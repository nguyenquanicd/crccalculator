==> flow/design.v <==
module crcParallel (
   clk,
   rstN,
   ctrlEn,
   dataIn,
   GenPoly,
   crcSeq,
   crcReady
   );
  parameter CRC_WIDTH = 8;
  parameter DWIDTH    = 16;
  parameter TMP_WIDTH = DWIDTH*CRC_WIDTH;
  input clk;
  input rstN;
  input ctrlEn;
  input [DWIDTH-1:0] dataIn;
  input [CRC_WIDTH-1:0] GenPoly;
  output reg [CRC_WIDTH-1:0] crcSeq;
  output reg crcReady;
  reg [DWIDTH-1:0] dataInReg;
  reg [CRC_WIDTH-1:0] GenPolyReg;
  wire [TMP_WIDTH-1:0]  subCrc;
  wire [DWIDTH+CRC_WIDTH-1:0] dataInCal;
  always @ (posedge clk) begin
    if (ctrlEn) begin
      GenPolyReg[CRC_WIDTH-1:0] <= GenPoly[CRC_WIDTH-1:0];
      dataInReg[DWIDTH-1:0]   <= dataIn[DWIDTH-1:0];
    end
  end
  assign dataInCal[DWIDTH+CRC_WIDTH-1:0] =
         {dataInReg[DWIDTH-1:0], {CRC_WIDTH{1'b0}}};
  always @ (posedge clk, negedge rstN) begin
    if (~rstN)
      crcReady <= 1'b1;
    else if (ctrlEn)
      crcReady <= 1'b0;
    else
      crcReady <= 1'b1;
  end
  generate
    genvar i;
    assign subCrc[TMP_WIDTH-1:(TMP_WIDTH-1)-(CRC_WIDTH-1)]
           = dataInCal[DWIDTH+CRC_WIDTH-1]?
             dataInCal[DWIDTH+CRC_WIDTH-2:(DWIDTH+CRC_WIDTH-1)-(CRC_WIDTH-1)-1] ^ GenPolyReg[CRC_WIDTH-1:0]
           : dataInCal[DWIDTH+CRC_WIDTH-2:(DWIDTH+CRC_WIDTH-1)-(CRC_WIDTH-1)-1];
    for (i=1; i < DWIDTH; i=i+1) begin: CrcCal
      assign subCrc[TMP_WIDTH-1-(i*CRC_WIDTH):(TMP_WIDTH-1)-(i*CRC_WIDTH)-(CRC_WIDTH-1)]
              = subCrc[TMP_WIDTH-1-(i-1)*CRC_WIDTH]? 
                  {subCrc[(TMP_WIDTH-1)-((i-1)*CRC_WIDTH)-1:(TMP_WIDTH-1)-(i*CRC_WIDTH-1)],
                  dataInCal[(DWIDTH+CRC_WIDTH-1)-CRC_WIDTH-i]} ^ GenPolyReg[CRC_WIDTH-1:0]
                : {subCrc[(TMP_WIDTH-1)-((i-1)*CRC_WIDTH)-1:(TMP_WIDTH-1)-(i*CRC_WIDTH-1)],
                dataInCal[(DWIDTH+CRC_WIDTH-1)-CRC_WIDTH-i]};
    end
  endgenerate
  always @ (posedge clk, negedge rstN) begin
    if (~rstN)
      crcSeq[CRC_WIDTH-1:0] <= {CRC_WIDTH{1'b0}};
    else if (~crcReady)
      crcSeq[CRC_WIDTH-1:0] <= subCrc[CRC_WIDTH-1:0];
  end
  function integer clog2; 
    input integer value; 
	  integer i;
    begin 
      clog2 = 0;
      for(i = 0; 2**i < value; i = i + 1) 
        clog2 = i + 1; 
      end
  endfunction
endmodule
; Tool chain data of crcParallel
; The steps from the RTL of crcParallel to its reports follow in flow order.
; Lines are those of the file above, counted from 1.
; The mark -- stands for no value.
[setup]
top_module = crcParallel
clock = clk
cell_library = sky130hd
lib_corner = tt_025C_1v80

; Elaborated design
; Counts by Yosys on the flattened word-level netlist (proc, flatten, opt, wreduce; memories kept). Register bits leave out memories and registers merged into their read ports (data or address); mux counts leave out enables and synchronous resets folded into registers. Print and check cells are left out. Cells with the same type and inputs are merged into one.
[classes]
n_cmp = 0
n_mux = 17
multipliers = 0
n_div = 0
n_logic = 16
equal = 0
n_shift = 0
add_sub_neg = 0
reduce_logical = 0
[ops]
columns = op, count
row1 = 8-bit bitwise XOR, 16
row2 = 8-bit 2-to-1 mux, 16
row3 = 1-bit 2-to-1 mux, 1
[word_totals]
mem_bits_ro = 0
elab_cells = 37
n_memories = 0
ram_bits = 0
latchBits = 0
clocked_rd_ports_x_width = 0
in_bits = 27
output_inout_bits = 9
reg_bits = 33

; Logic depth
; Longest topological path by Yosys (ltp), each cell counted once; first at word level (registers and memories cut), then after technology mapping (sequential cells cut; the memories' decode and read muxes count).
[depth]
word_depth = 32
abc_area = 1
depth_mapped = 53
mapped_depth_nobuf = 49

; Synthesis result
; Yosys stat after the flow's synthesis: flattened, memories mapped to cells. It holds for the ABC_AREA given above (unset counts as 0); a run with the other value may have another netlist.
; Totals and module areas in this step are rounded.
[types]
columns = cell, count
row1 = sky130_fd_sc_hd__nand2_1, 209
row2 = sky130_fd_sc_hd__edfxtp_1, 24
row3 = sky130_fd_sc_hd__nand3_1, 76
row4 = sky130_fd_sc_hd__xnor2_1, 33
row5 = sky130_fd_sc_hd__inv_1, 68
row6 = sky130_fd_sc_hd__dfrtp_1, 8
row7 = sky130_fd_sc_hd__xor2_1, 22
row8 = sky130_fd_sc_hd__nor2_1, 48
row9 = sky130_fd_sc_hd__nand3_2, 14
row10 = sky130_fd_sc_hd__nand2_2, 16
row11 = sky130_fd_sc_hd__nand2_4, 7
row12 = sky130_fd_sc_hd__buf_6, 6
row13 = sky130_fd_sc_hd__xor2_4, 2
row14 = sky130_fd_sc_hd__o21ai_0, 8
row15 = sky130_fd_sc_hd__clkbuf_1, 7
row16 = sky130_fd_sc_hd__dfstp_2, 1
row17 = sky130_fd_sc_hd__buf_2, 5
row18 = sky130_fd_sc_hd__buf_4, 3
; Other cell types: 11; their cells: 16.
[mapped]
flip_flops = 33
buffers = 22
mapped_area_um2 = 3720
stdcells = 573

; Path before layout
; OpenSTA on the mapped netlist: ideal clock, no wires. The path of least setup slack (recovery checks aside). Input and output delay are each 20% of the period. Register names are those of the netlist, which keeps one name where synthesis merged equal registers.
[synth_timing]
kind = flip-flop to flip-flop
start = reg dataInReg[15]
end = reg crcSeq[6]
path_buffers = 4
required_ps = 7672
path_delay_ps = 4447
t_arrival_ps = 4329
slack_ps = 3343
t_first_pin_ps = 0
driving_pins = 43
clock_period_ps = 7790
synth_period_reached_ps = 4447
; "path_delay_ps" is the arrival time less input delay plus setup time.
; "driving_pins": output pins that drive a net of the path, with the launching flip-flop's if there is one; two outputs of one cell count as two.
; "synth_period_reached_ps" is the clock period less the worst setup slack; recovery checks do not enter. This is arithmetic on one report: input and output delays are still those of the set period (20% each).
; The rows between start and end are the longest chain of elaborated cells between them; the timing report does not say that the signal goes this way. Where chains are equally long, one stands for them.
; Each line given opens the expression or statement behind the cell; cells for indexed reads and writes are added by Yosys, which also makes memories of some case tables.
[synth_between]
path_cell_list = sky130_fd_sc_hd__edfxtp_1 > sky130_fd_sc_hd__buf_6 > sky130_fd_sc_hd__nand2_2 > sky130_fd_sc_hd__xor2_2 > sky130_fd_sc_hd__nor2_1 > sky130_fd_sc_hd__nor2_2 > sky130_fd_sc_hd__nand3_2 > sky130_fd_sc_hd__nand2_4 > sky130_fd_sc_hd__nand2_2 > sky130_fd_sc_hd__nand2_2 > sky130_fd_sc_hd__nand2_4 > sky130_fd_sc_hd__nor2_1 > sky130_fd_sc_hd__nand2_1 > sky130_fd_sc_hd__nand2_2 > sky130_fd_sc_hd__buf_6 > sky130_fd_sc_hd__nand2_4 > sky130_fd_sc_hd__xnor2_2 > sky130_fd_sc_hd__nand2_2 > [7 not listed] > sky130_fd_sc_hd__nand2_1 > sky130_fd_sc_hd__nand3_1 > sky130_fd_sc_hd__nand2_2 > sky130_fd_sc_hd__nand3_2 > sky130_fd_sc_hd__xor2_4 > sky130_fd_sc_hd__nand3_2 > sky130_fd_sc_hd__nand2_4 > sky130_fd_sc_hd__buf_6 > sky130_fd_sc_hd__nand3_1 > sky130_fd_sc_hd__nand2_1 > sky130_fd_sc_hd__inv_1 > sky130_fd_sc_hd__nand2_2 > sky130_fd_sc_hd__nand2_4 > sky130_fd_sc_hd__buf_6 > sky130_fd_sc_hd__nand2_1 > sky130_fd_sc_hd__nand2_1 > sky130_fd_sc_hd__nand3_1 > sky130_fd_sc_hd__nand2_1
elab_chain_len = 29
[synth_lines]
columns = element, line
row1 = from (decl), 20  ; reg [DWIDTH-1:0] dataInReg;
row2 = from (assign), 27  ; dataInReg[DWIDTH-1:0]   <= dataIn[DWIDTH-1:0];
row3 = 8-bit 2-to-1 mux, 43  ; = dataInCal[DWIDTH+CRC_WIDTH-1]?
row4 = 8-bit 2-to-1 mux, 48  ; = subCrc[TMP_WIDTH-1-(i-1)*CRC_WIDTH]?
row5 = 8-bit bitwise XOR, 49  ; {subCrc[(TMP_WIDTH-1)-((i-1)*CRC_WIDTH)-1:(TMP_WIDTH-1)-(i*CRC_WIDTH-1)],
row6 = 8-bit 2-to-1 mux, 48
row7 = 8-bit bitwise XOR, 49
row8 = 8-bit 2-to-1 mux, 48
row9 = 8-bit bitwise XOR, 49
row10 = [15 not listed], --
row11 = 8-bit 2-to-1 mux, 48
row12 = 8-bit bitwise XOR, 49
row13 = 8-bit 2-to-1 mux, 48
row14 = 8-bit bitwise XOR, 49
row15 = 8-bit 2-to-1 mux, 48
row16 = 8-bit bitwise XOR, 49
row17 = 8-bit 2-to-1 mux, 48
row18 = to (assign), 57  ; crcSeq[CRC_WIDTH-1:0] <= {CRC_WIDTH{1'b0}};
row19 = to (assign), 59  ; crcSeq[CRC_WIDTH-1:0] <= subCrc[CRC_WIDTH-1:0];
row20 = to (decl), 18  ; output reg [CRC_WIDTH-1:0] crcSeq;

; Worst path after layout
; From the final timing report of run 1: the path of least setup slack in the routed layout; clock arrival at registers is part of the times.
; The report prints the path's times to 10 ps; the period is as set.
[layout_timing]
kind = flip-flop to flip-flop
start = reg GenPolyReg[7]
end = reg crcSeq[1]
required_ps = 6760
driving_pins = 43
clock_period_ps = 6590
t_first_pin_ps = 290
t_arrival_ps = 6040
slack_ps = 720
path_buffers = 1
; The rows between start and end are the longest chain of elaborated cells between them; the timing report does not say that the signal goes this way. Where chains are equally long, one stands for them.
[layout_between]
path_cell_list = sky130_fd_sc_hd__edfxtp_1 > sky130_fd_sc_hd__buf_4 > sky130_fd_sc_hd__nand3_1 > sky130_fd_sc_hd__nand2_2 > sky130_fd_sc_hd__nand2_1 > sky130_fd_sc_hd__nand2_1 > sky130_fd_sc_hd__nand2_2 > sky130_fd_sc_hd__nand2_1 > sky130_fd_sc_hd__nand2_1 > sky130_fd_sc_hd__nand2_4 > sky130_fd_sc_hd__nand2_2 > sky130_fd_sc_hd__nand2_2 > sky130_fd_sc_hd__nand2_4 > sky130_fd_sc_hd__nor2_1 > sky130_fd_sc_hd__nand2_1 > sky130_fd_sc_hd__nand2_2 > sky130_fd_sc_hd__nand3_2 > sky130_fd_sc_hd__nand2_2 > [7 not listed] > sky130_fd_sc_hd__nand3_4 > sky130_fd_sc_hd__inv_1 > sky130_fd_sc_hd__nand2_1 > sky130_fd_sc_hd__nand3_1 > sky130_fd_sc_hd__nand2_2 > sky130_fd_sc_hd__nand3_2 > sky130_fd_sc_hd__xor2_4 > sky130_fd_sc_hd__nand3_2 > sky130_fd_sc_hd__nand2_4 > sky130_fd_sc_hd__nand2_2 > sky130_fd_sc_hd__nand2_4 > sky130_fd_sc_hd__nand2_4 > sky130_fd_sc_hd__nor2_2 > sky130_fd_sc_hd__nand2_2 > sky130_fd_sc_hd__nand2_4 > sky130_fd_sc_hd__nand3_1 > sky130_fd_sc_hd__nand3_1 > sky130_fd_sc_hd__nand2_1
elab_chain_len = 29
[layout_lines]
columns = element, line
row1 = from (decl), 21  ; reg [CRC_WIDTH-1:0] GenPolyReg;
row2 = from (assign), 26  ; GenPolyReg[CRC_WIDTH-1:0] <= GenPoly[CRC_WIDTH-1:0];
row3 = 8-bit bitwise XOR, 44  ; dataInCal[DWIDTH+CRC_WIDTH-2:(DWIDTH+CRC_WIDTH-1)-(CRC_WIDTH-1)-1] ^ GenPolyReg[CRC_WIDTH-1:0]
row4 = 8-bit 2-to-1 mux, 43  ; = dataInCal[DWIDTH+CRC_WIDTH-1]?
row5 = 8-bit 2-to-1 mux, 48  ; = subCrc[TMP_WIDTH-1-(i-1)*CRC_WIDTH]?
row6 = 8-bit bitwise XOR, 49  ; {subCrc[(TMP_WIDTH-1)-((i-1)*CRC_WIDTH)-1:(TMP_WIDTH-1)-(i*CRC_WIDTH-1)],
row7 = 8-bit 2-to-1 mux, 48
row8 = 8-bit bitwise XOR, 49
row9 = 8-bit 2-to-1 mux, 48
row10 = [14 not listed], --
row11 = 8-bit 2-to-1 mux, 48
row12 = 8-bit bitwise XOR, 49
row13 = 8-bit 2-to-1 mux, 48
row14 = 8-bit bitwise XOR, 49
row15 = 8-bit 2-to-1 mux x2, 48
row16 = 8-bit bitwise XOR, 49
row17 = 8-bit 2-to-1 mux, 48
row18 = to (assign), 57  ; crcSeq[CRC_WIDTH-1:0] <= {CRC_WIDTH{1'b0}};
row19 = to (assign), 59  ; crcSeq[CRC_WIDTH-1:0] <= subCrc[CRC_WIDTH-1:0];
row20 = to (decl), 18  ; output reg [CRC_WIDTH-1:0] crcSeq;

; Design crcParallel on sky130hd. What follows are 2 stored runs of the flow, each under its own settings; their order means nothing. The constraints put input and output delay at 20% of the set period each and load the outputs with 0.01 pF.
; "period_less_ws_ps" is the run's clock period less its worst setup slack. It is reckoned from that one timing run; input and output delays stay at 20% of the period that was set.
; "worstPathTime_ps" is the time allowed to the run's worst setup path (the clock period less input and output delay, where it has them) less its slack. Clock arrival times count: a late capture clock shortens it, a late launch clock lengthens it.
; "worstPathTime_ps" is known to 10 ps.
; Results are given in rounded form.

[run 1: settings]
period_ns = 6.59
CORE_UTILIZATION = 40
CELL_PAD_IN_SITES_DETAIL_PLACEMENT = 1
TNS_END_PERCENT = 100
ABC_AREA = 1
CAP_MARGIN = 20
CORE_MARGIN = 2
SLEW_MARGIN = 20
[run 1: results]
worstPathTime_ps = 5870
worstPathKind = flip-flop to flip-flop
final_stdcell_area_um2 = 4190
layout_utilization_pct = 46.0
hold_worst_slack_ps = 482
fin_ws_ps = 721
synth_chip_area_um2 = 3720
total_negative_slack_ps = 0
die_area_um2 = 10100
period_less_ws_ps = 5869

[run 2: settings]
period_ns = 8.46
CORE_UTILIZATION = 71
SETUP_SLACK_MARGIN = 1.42
PLACE_DENSITY_LB_ADDON = 0.04
CELL_PAD_IN_SITES_GLOBAL_PLACEMENT = 0
GPL_TIMING_DRIVEN = 1
GPL_ROUTABILITY_DRIVEN = 0
CTS_CLUSTER_SIZE = 39
CTS_CLUSTER_DIAMETER = 56
SLEW_MARGIN = 40
MIN_ROUTING_LAYER = met2
CAP_MARGIN = 20
CORE_MARGIN = 2
[run 2: results]
outcome = incomplete, routing halted on GRT-0232
